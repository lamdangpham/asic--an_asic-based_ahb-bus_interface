==> flow/design.v <==
module ahb (
            hclk
           ,hresetn
           ,htrans
           ,haddr
           ,hwdata
           ,hready_in
           ,hsel
           ,hwrite
           ,hsize
           ,hresp
           ,hready_out
           ,hrdata
           ,frame_num    
           ,sample_in_frame
           ,com_2_ovl
           ,max_point_fft_core
           ,alpha
           ,quarter
           ,fft_num
           ,fft_stage_number
           ,mel_num
           ,cep_num
           ,trigger
           );
input hclk;                       
input hresetn;                    
input [1:0]htrans;
input [11:0]haddr;
input [31:0]hwdata;
input hready_in;
input hsel;
input hwrite;
input [2:0]hsize;
output [1:0]hresp;
output hready_out;
output [31:0]hrdata; 
output [31:0]frame_num;            
output [31:0]sample_in_frame;      
output [31:0]com_2_ovl;            
output [31:0]max_point_fft_core;   
output [31:0]alpha;                
output [31:0]quarter;              
output [31:0]fft_num;              
output [31:0]fft_stage_number;     
output [31:0]mel_num;              
output [31:0]cep_num;              
output trigger;                    
wire hclk;
wire hresetn;
wire [1:0]htrans;
wire [11:0]haddr;
wire [31:0]hwdata;
wire hready_in;
wire hsel;
wire hwrite;
wire [2:0]hsize;
wire [1:0]hresp;
wire hready_out;
reg [31:0]hrdata; 
reg [31:0]frame_num;
reg [31:0]sample_in_frame;
reg [31:0]com_2_ovl;
reg [31:0]max_point_fft_core;
reg [31:0]alpha;
reg [31:0]quarter;
reg [31:0]fft_num;
reg [31:0]fft_stage_number;
reg [31:0]mel_num;
reg [31:0]cep_num;
reg [31:0]trigger_reg;
wire trigger;
reg wr_frame_num_sel;          
reg wr_sample_in_frame_sel;
reg wr_com_2_ovl_sel;
reg wr_max_point_fft_core_sel;
reg wr_alpha_sel;
reg wr_quarter_sel;
reg wr_fft_num_sel;
reg wr_fft_stage_number_sel;
reg wr_mel_num_sel;
reg wr_cep_num_sel;
reg wr_trigger_sel;
wire rd_frame_num_sel;
wire rd_sample_in_frame_sel;
wire rd_com_2_ovl_sel;
wire rd_max_point_fft_core_sel;
wire rd_alpha_sel;
wire rd_quarter_sel;
wire rd_fft_num_sel;
wire rd_fft_stage_number_sel;
wire rd_mel_num_sel;
wire rd_cep_num_sel;
wire rd_trigger_sel;
wire [31:0]nxt_frame_num;
wire [31:0]nxt_sample_in_frame;
wire [31:0]nxt_com_2_ovl;
wire [31:0]nxt_max_point_fft_core;
wire [31:0]nxt_alpha;
wire [31:0]nxt_quarter;
wire [31:0]nxt_fft_num;
wire [31:0]nxt_fft_stage_number;
wire [31:0]nxt_mel_num;
wire [31:0]nxt_cep_num;
wire [31:0]nxt_trigger_reg;
reg [2:0]temp_hsize;
wire [10:0]rd_sel_reg;
reg [31:0]nxt_hrdata;
wire wr_en;
wire rd_en;
assign wr_en = htrans[1] & hready_in & hsel & hwrite;
assign rd_en = htrans[1] & hready_in & hsel & ~hwrite;
always @(posedge hclk or negedge hresetn) begin
  if (!hresetn) begin
    wr_frame_num_sel <= 1'b0; 
  end
  else begin
    if (wr_en && (haddr[11:0] == 12'h000)) begin      
      wr_frame_num_sel <= 1'b1;
    end
    else begin
      wr_frame_num_sel <= 1'b0;
    end        
  end        
end        
always @(posedge hclk or negedge hresetn) begin
  if (!hresetn) begin
    wr_sample_in_frame_sel <= 1'b0; 
  end
  else begin
    if (wr_en && (haddr[11:0] == 12'h001)) begin      
      wr_sample_in_frame_sel <= 1'b1;
    end
    else begin
      wr_sample_in_frame_sel <= 1'b0;
    end        
  end        
end        
always @(posedge hclk or negedge hresetn) begin
  if (!hresetn) begin
    wr_com_2_ovl_sel <= 1'b0; 
  end
  else begin
    if (wr_en && (haddr[11:0] == 12'h002)) begin      
      wr_com_2_ovl_sel <= 1'b1;
    end
    else begin
      wr_com_2_ovl_sel <= 1'b0;
    end        
  end        
end        
always @(posedge hclk or negedge hresetn) begin
  if (!hresetn) begin
    wr_max_point_fft_core_sel <= 1'b0; 
  end
  else begin
    if (wr_en && (haddr[11:0] == 12'h003)) begin      
      wr_max_point_fft_core_sel <= 1'b1;
    end
    else begin
      wr_max_point_fft_core_sel <= 1'b0;
    end        
  end        
end        
always @(posedge hclk or negedge hresetn) begin
  if (!hresetn) begin
    wr_alpha_sel <= 1'b0; 
  end
  else begin
    if (wr_en && (haddr[11:0] == 12'h004)) begin      
      wr_alpha_sel <= 1'b1;
    end
    else begin
      wr_alpha_sel <= 1'b0;
    end        
  end        
end        
always @(posedge hclk or negedge hresetn) begin
  if (!hresetn) begin
    wr_quarter_sel <= 1'b0; 
  end
  else begin
    if (wr_en && (haddr[11:0] == 12'h005)) begin      
      wr_quarter_sel <= 1'b1;
    end
    else begin
      wr_quarter_sel <= 1'b0;
    end        
  end        
end        
always @(posedge hclk or negedge hresetn) begin
  if (!hresetn) begin
    wr_fft_num_sel <= 1'b0; 
  end
  else begin
    if (wr_en && (haddr[11:0] == 12'h006)) begin      
      wr_fft_num_sel <= 1'b1;
    end
    else begin
      wr_fft_num_sel <= 1'b0;
    end        
  end        
end        
always @(posedge hclk or negedge hresetn) begin
  if (!hresetn) begin
    wr_fft_stage_number_sel <= 1'b0; 
  end
  else begin
    if (wr_en && (haddr[11:0] == 12'h007)) begin      
      wr_fft_stage_number_sel <= 1'b1;
    end
    else begin
      wr_fft_stage_number_sel <= 1'b0;
    end        
  end        
end        
always @(posedge hclk or negedge hresetn) begin
  if (!hresetn) begin
    wr_mel_num_sel <= 1'b0; 
  end
  else begin
    if (wr_en && (haddr[11:0] == 12'h008)) begin      
      wr_mel_num_sel <= 1'b1;
    end
    else begin
      wr_mel_num_sel <= 1'b0;
    end        
  end        
end        
always @(posedge hclk or negedge hresetn) begin
  if (!hresetn) begin
    wr_cep_num_sel <= 1'b0; 
  end
  else begin
    if (wr_en && (haddr[11:0] == 12'h009)) begin      
      wr_cep_num_sel <= 1'b1;
    end
    else begin
      wr_cep_num_sel <= 1'b0;
    end        
  end        
end        
always @(posedge hclk or negedge hresetn) begin
  if (!hresetn) begin
    wr_trigger_sel <= 1'b0; 
  end
  else begin
    if (wr_en && (haddr[11:0] == 12'h00a)) begin      
      wr_trigger_sel <= 1'b1;
    end
    else begin
      wr_trigger_sel <= 1'b0;
    end        
  end        
end        
assign rd_frame_num_sel =          (rd_en & (haddr[11:0] == 12'h000))? 1'b1:1'b0;
assign rd_sample_in_frame_sel =    (rd_en & (haddr[11:0] == 12'h001))? 1'b1:1'b0;
assign rd_com_2_ovl_sel =          (rd_en & (haddr[11:0] == 12'h002))? 1'b1:1'b0;
assign rd_max_point_fft_core_sel = (rd_en & (haddr[11:0] == 12'h003))? 1'b1:1'b0;
assign rd_alpha_sel =              (rd_en & (haddr[11:0] == 12'h004))? 1'b1:1'b0;
assign rd_quarter_sel =            (rd_en & (haddr[11:0] == 12'h005))? 1'b1:1'b0;
assign rd_fft_num_sel =            (rd_en & (haddr[11:0] == 12'h006))? 1'b1:1'b0;
assign rd_fft_stage_number_sel =   (rd_en & (haddr[11:0] == 12'h007))? 1'b1:1'b0;
assign rd_mel_num_sel =            (rd_en & (haddr[11:0] == 12'h008))? 1'b1:1'b0;
assign rd_cep_num_sel =            (rd_en & (haddr[11:0] == 12'h009))? 1'b1:1'b0;
assign rd_trigger_sel =            (rd_en & (haddr[11:0] == 12'h00a))? 1'b1:1'b0;
always @(posedge hclk or negedge hresetn) begin
  if (!hresetn) begin
    temp_hsize <= 3'b0; 
  end
  else begin
    temp_hsize <= hsize; 
  end
end        
assign nxt_frame_num =          (wr_frame_num_sel &          (temp_hsize == 2'h2))? hwdata[31:0]:frame_num;
assign nxt_sample_in_frame =    (wr_sample_in_frame_sel &    (temp_hsize == 2'h2))? hwdata[31:0]:sample_in_frame;
assign nxt_com_2_ovl =          (wr_com_2_ovl_sel &          (temp_hsize == 2'h2))? hwdata[31:0]:com_2_ovl;
assign nxt_max_point_fft_core = (wr_max_point_fft_core_sel & (temp_hsize == 2'h2))? hwdata[31:0]:max_point_fft_core;
assign nxt_alpha =              (wr_alpha_sel &              (temp_hsize == 2'h2))? hwdata[31:0]:alpha;
assign nxt_quarter =            (wr_quarter_sel &            (temp_hsize == 2'h2))? hwdata[31:0]:quarter;
assign nxt_fft_num =            (wr_fft_num_sel &            (temp_hsize == 2'h2))? hwdata[31:0]:fft_num;
assign nxt_fft_stage_number =   (wr_fft_stage_number_sel &   (temp_hsize == 2'h2))? hwdata[31:0]:fft_stage_number;
assign nxt_mel_num =            (wr_mel_num_sel &            (temp_hsize == 2'h2))? hwdata[31:0]:mel_num;
assign nxt_cep_num =            (wr_cep_num_sel &            (temp_hsize == 2'h2))? hwdata[31:0]:cep_num;
assign nxt_trigger_reg =        (wr_trigger_sel &            (temp_hsize == 2'h2))? {31'b0,hwdata[0]}:trigger_reg;
always @(posedge hclk or negedge hresetn) begin
  if (!hresetn) begin
    frame_num <= 32'b0; 
  end
  else begin
    frame_num <= nxt_frame_num;
  end        
end        
always @(posedge hclk or negedge hresetn) begin
  if (!hresetn) begin
    sample_in_frame <= 32'b0; 
  end
  else begin
    sample_in_frame <= nxt_sample_in_frame;
  end        
end        
always @(posedge hclk or negedge hresetn) begin
  if (!hresetn) begin
    com_2_ovl <= 32'b0; 
  end
  else begin
    com_2_ovl <= nxt_com_2_ovl;
  end        
end        
always @(posedge hclk or negedge hresetn) begin
  if (!hresetn) begin
    max_point_fft_core <= 32'b0; 
  end
  else begin
    max_point_fft_core <= nxt_max_point_fft_core;
  end        
end        
always @(posedge hclk or negedge hresetn) begin
  if (!hresetn) begin
    alpha <= 32'b0; 
  end
  else begin
    alpha <= nxt_alpha;
  end        
end        
always @(posedge hclk or negedge hresetn) begin
  if (!hresetn) begin
    quarter <= 32'b0; 
  end
  else begin
    quarter <= nxt_quarter;
  end        
end        
always @(posedge hclk or negedge hresetn) begin
  if (!hresetn) begin
    fft_num <= 32'b0; 
  end
  else begin
    fft_num <= nxt_fft_num;
  end        
end        
always @(posedge hclk or negedge hresetn) begin
  if (!hresetn) begin
    fft_stage_number <= 32'b0; 
  end
  else begin
    fft_stage_number <= nxt_fft_stage_number;
  end        
end        
always @(posedge hclk or negedge hresetn) begin
  if (!hresetn) begin
    mel_num <= 32'b0; 
  end
  else begin
    mel_num <= nxt_mel_num;
  end        
end        
always @(posedge hclk or negedge hresetn) begin
  if (!hresetn) begin
    cep_num <= 32'b0; 
  end
  else begin
    cep_num <= nxt_cep_num;
  end        
end        
always @(posedge hclk or negedge hresetn) begin
  if (!hresetn) begin
    trigger_reg <= 32'b0; 
  end
  else begin
    trigger_reg <= nxt_trigger_reg;
  end        
end        
assign trigger = trigger_reg[0];
assign rd_sel_reg = {rd_trigger_sel,rd_cep_num_sel,rd_mel_num_sel,rd_fft_stage_number_sel,rd_fft_num_sel,rd_quarter_sel,rd_alpha_sel,rd_max_point_fft_core_sel,rd_com_2_ovl_sel,rd_sample_in_frame_sel,rd_frame_num_sel}; 
always @(rd_sel_reg or frame_num or sample_in_frame or com_2_ovl or max_point_fft_core or alpha or quarter or fft_num or fft_stage_number or mel_num or cep_num or trigger_reg) begin
  case (rd_sel_reg)
    11'b000_0000_0001: nxt_hrdata = frame_num;
    11'b000_0000_0010: nxt_hrdata = sample_in_frame;
    11'b000_0000_0100: nxt_hrdata = com_2_ovl;
    11'b000_0000_1000: nxt_hrdata = max_point_fft_core;
    11'b000_0001_0000: nxt_hrdata = alpha;
    11'b000_0010_0000: nxt_hrdata = quarter;
    11'b000_0100_0000: nxt_hrdata = fft_num;
    11'b000_1000_0000: nxt_hrdata = fft_stage_number;
    11'b001_0000_0000: nxt_hrdata = mel_num;
    11'b010_0000_0000: nxt_hrdata = cep_num;
    11'b100_0000_0000: nxt_hrdata = trigger_reg;
    default:           nxt_hrdata = 32'b0;
  endcase        
end        
always @(posedge hclk or negedge hresetn) begin
  if (!hresetn) begin
    hrdata <= 32'b0; 
  end
  else begin
    hrdata <= nxt_hrdata;
  end        
end        
assign hresp = 2'b0;
assign hready_out = 1'b1;
endmodule
* Reports on ahb
Tool output for the design above, in the order of the flow.
Lines are those of the file above, counted from 1.
Cell names lack the library's common part.
Not given: n/a
- Top module :: ahb
- Clock :: hclk
- Library :: sky130hd
- Timing corner :: tt_025C_1v80

* After elaboration
Counts by Yosys on the flattened word-level netlist (proc, flatten, opt, wreduce; memories kept). Register bits leave out memories and registers merged into their read ports (data or address); mux counts leave out enables and synchronous resets folded into registers. Print and check cells are left out. Cells with the same type and inputs are merged into one.
- Output and inout bits :: 356
- Input port bits :: 54
- Bits in registers :: 367
- Elaborated cells :: 108
- Reductions and logical operators :: 12
- Equality and inequality tests :: 22
- Multiplexer cells :: 23
- Bitwise gates (word level) :: 27
** Operator list (count)
- 32-bit case mux with 11-bit select :: 1
- 12-bit by 3-bit equality test with 1-bit output (second input constant) :: 4
- 12-bit by 4-bit equality test with 1-bit output (second input constant) :: 3
- 1-bit AND :: 26
- 12-bit by 2-bit equality test with 1-bit output (second input constant) :: 2
- 1-bit 2-to-1 mux :: 22
- 12-bit by 1-bit equality test with 1-bit output (second input constant) :: 1
- 12-bit logical NOT :: 1
- 1-bit logical AND :: 11
- 11-bit by 1-bit equality test with 1-bit output (second input constant) :: 1
- 11-bit by 10-bit equality test with 1-bit output (second input constant) :: 1
- 11-bit equality test (second input constant) :: 1
- 11-bit by 2-bit equality test with 1-bit output (second input constant) :: 1
- 11-bit by 3-bit equality test with 1-bit output (second input constant) :: 1
- 11-bit by 4-bit equality test with 1-bit output (second input constant) :: 1
- 11-bit by 5-bit equality test with 1-bit output (second input constant) :: 1
- 11-bit by 6-bit equality test with 1-bit output (second input constant) :: 1
- 11-bit by 7-bit equality test with 1-bit output (second input constant) :: 1
- 11-bit by 8-bit equality test with 1-bit output (second input constant) :: 1
- 11-bit by 9-bit equality test with 1-bit output (second input constant) :: 1
- 3-bit by 2-bit equality test with 1-bit output (second input constant) :: 1
- 1-bit NOT :: 1

* Depth
Depth = most cells in a row (Yosys ltp): at word level without a register or memory, in the mapped netlist without a sequential cell, where the memories' decode and read muxes count.
- Depth after elaboration :: 7
- ABC_AREA :: 0
- Mapped depth :: 9
- Mapped depth without buffers :: 5

* Netlist
The flow's flattened synthesis, as Yosys stat reports it; memories are mapped. The netlist is that of the ABC_AREA named above (0 if unset); the other value can give another one.
** Cells by type
- dfrtp_1 :: count 367, area in all 9.18E+03 um^2
- mux2_2 :: count 343, area in all 3.86E+03 um^2
- a222oi_1 :: count 22, area in all 220.211 um^2
- mux2i_1 :: count 21, area in all 210.202 um^2
- a22oi_1 :: count 26, area in all 195.187 um^2
- a22o_1 :: count 21, area in all 183.926 um^2
- mux4_2 :: count 7, area in all 157.651 um^2
- clkbuf_1 :: count 39, area in all 146.39 um^2
- buf_1 :: count 37, area in all 138.883 um^2
- o21ai_0 :: count 25, area in all 125.12 um^2
- a221o_1 :: count 11, area in all 110.106 um^2
- a21oi_1 :: count 20, area in all 100.096 um^2
- nand2_1 :: count 25, area in all 93.84 um^2
- and2_1 :: count 11, area in all 68.816 um^2
- nor2_1 :: count 16, area in all 60.058 um^2
- nor3b_1 :: count 7, area in all 52.55 um^2
- buf_2 :: count 9, area in all 45.043 um^2
- nor3_1 :: count 9, area in all 45.043 um^2
Other cell types: 40; their cells: 96.
- Cell area after synthesis :: 15741.3 um^2
- Area of sequential cells :: 9183.8 um^2
- Buffers :: 90
- Cells in the netlist :: 1112
- Flip-flop cells :: 367

* Path before layout
Source: OpenSTA report_checks on the synthesized netlist (no wires, ideal clock, input and output delay 20% of the period each), path of least setup slack; recovery checks are left aside. Register names are those of the netlist, which keeps one name where synthesis merged equal registers.
- Kind :: input to register
- Start :: in haddr[9]
- End :: reg hrdata[3]
- External input delay :: 600 ps
- Time at the first pin :: 600 ps
- Stages :: 8
- Data required time :: 2910 ps
- Setup time :: 90 ps
- Path slack :: 545 ps
- Period :: 3000 ps
- Data arrival time :: 2364 ps
- Buffers on the path :: 3
- Delay of the path :: 1854 ps
- Synthesis period reached :: 2455 ps
"delay of the path" is the arrival time less input delay plus setup time.
"stages" counts driving pins, that of a launching flip-flop among them; a cell with two outputs on the path counts twice.
"synthesis period reached" is the clock period less the worst setup slack; recovery checks do not enter. This is arithmetic on one report: input and output delays are still those of the set period (20% each).
Between the ends stands the longest chain of elaborated cells between them, by number of cells; it is not shown to be the way that was timed. Of several equally long chains one is given.
Each line given opens the expression or statement behind the cell; cells for indexed reads and writes are added by Yosys, which also makes memories of some case tables.
- Path through :: or4_1 clkbuf_1 or2_1 buf_6 nor4_4 buf_6 a22oi_1 o221ai_1
- Length of the longest elaborated chain :: 5
- Elaborated cells on any way between the ends :: 45
- Classes of those cells :: 21 x eq/ne; 12 x mux; 11 x logic; 1 x reduce/logical
** Ends and longest elaborated chain, after synthesis
- start, declared :: line 29 : input [11:0]haddr;
- 12-bit logical NOT :: line 256 : assign rd_frame_num_sel =          (rd_en & (haddr[11:0] == 12'h000))? 1'b1:1'b0;
- 1-bit AND :: line 256
- 1-bit 2-to-1 mux :: line 256
- 11-bit equality test :: line 377 : case (rd_sel_reg)
- 32-bit case mux with 11-bit select :: line 377
- end, assigned :: line 394 : hrdata <= 32'b0;
- end, assigned :: line 397 : hrdata <= nxt_hrdata;
- end, declared :: line 37 : output [31:0]hrdata;

* Worst path after layout
Path of least setup slack in the final report of record 1 (OpenROAD, finished layout, wires in). Where an end is a register, its clock arrival counts in the times.
The path's times are printed in steps of 10 ps; the period is the one set.
- Kind :: register to register
- Start :: reg temp_hsize[2]
- End :: reg frame_num[16]
- Stages :: 6
- Buffers on the path :: 2
- Data arrival time :: 2230 ps
- Data required time :: 2010 ps
- Time at the first pin :: 610 ps
- Path slack :: -220 ps
- Setup time :: 120 ps
- Period :: 1520 ps
Between the ends stands the longest chain of elaborated cells between them, by number of cells; it is not shown to be the way that was timed. Of several equally long chains one is given.
- Path through :: dfrtp_1 nor3b_2 buf_6 and2_4 clkbuf_16 mux2_2
- Length of the longest elaborated chain :: 2
- Elaborated cells on any way between the ends :: 2
- Classes of those cells :: 1 x eq/ne; 1 x logic
** Ends and longest elaborated chain, post-layout
- start, declared :: line 106 : reg [2:0]temp_hsize;
- start, assigned :: line 269 : temp_hsize <= 3'b0;
- start, assigned :: line 272 : temp_hsize <= hsize;
- 3-bit by 2-bit equality test with 1-bit output :: line 275 : assign nxt_frame_num =          (wr_frame_num_sel &          (temp_hsize == 2'h2))? hwdata[31:0]:frame_num;
- 1-bit AND :: line 275
- end, assigned :: line 288 : frame_num <= 32'b0;
- end, assigned :: line 291 : frame_num <= nxt_frame_num;
- end, declared :: line 38 : output [31:0]frame_num;

==> runs of ahb <==
Flow measurements of ahb on sky130hd: 2 stored runs with different settings, listed in no order. Input and output delays are each 20% of the period that was set; the output load is 0.01 pF.
"clock period reached" means the clock period less the worst setup slack. The figure is calculated, with input and output delays left at 20% of the set period.
"total power of the final layout" is the tool's figure for a default switching activity; nothing was simulated.

** Record 1
- Settings :: period_ns=1.52; CORE_UTILIZATION=41; SETUP_SLACK_MARGIN=0.35; PLACE_DENSITY=0.71; CELL_PAD_IN_SITES_GLOBAL_PLACEMENT=0; TNS_END_PERCENT=30; GPL_TIMING_DRIVEN=1; CTS_CLUSTER_SIZE=23; CTS_CLUSTER_DIAMETER=24; CAP_MARGIN=30; SLEW_MARGIN=35; MAX_ROUTING_LAYER=met5; CORE_MARGIN=2
- Worst setup slack after layout :: -218 ps
- Post-layout utilization :: 71.9%
- Total negative slack :: -63019 ps
- Lowest hold slack :: 131 ps
- Total power of the final layout :: 0.033451 W
- Die outline area :: 39976.0 um^2
- Clock period reached :: 1738 ps
- Mapped cell area after synthesis :: 15741.3 um^2

** Record 2
- Settings :: period_ns=1.45; CORE_UTILIZATION=37; PLACE_DENSITY_LB_ADDON=0.27; CELL_PAD_IN_SITES_DETAIL_PLACEMENT=0; TNS_END_PERCENT=85; ABC_AREA=0; CAP_MARGIN=0; CORE_MARGIN=2; SLEW_MARGIN=20
- Worst setup slack after layout :: -304 ps
- Die outline area :: 44209.3 um^2
- Total power of the final layout :: 0.022603 W
- Clock period reached :: 1754 ps
- Mapped cell area after synthesis :: 15741.3 um^2
- Lowest hold slack :: 173 ps
- Total negative slack :: -83765 ps
- Post-layout utilization :: 61.3%
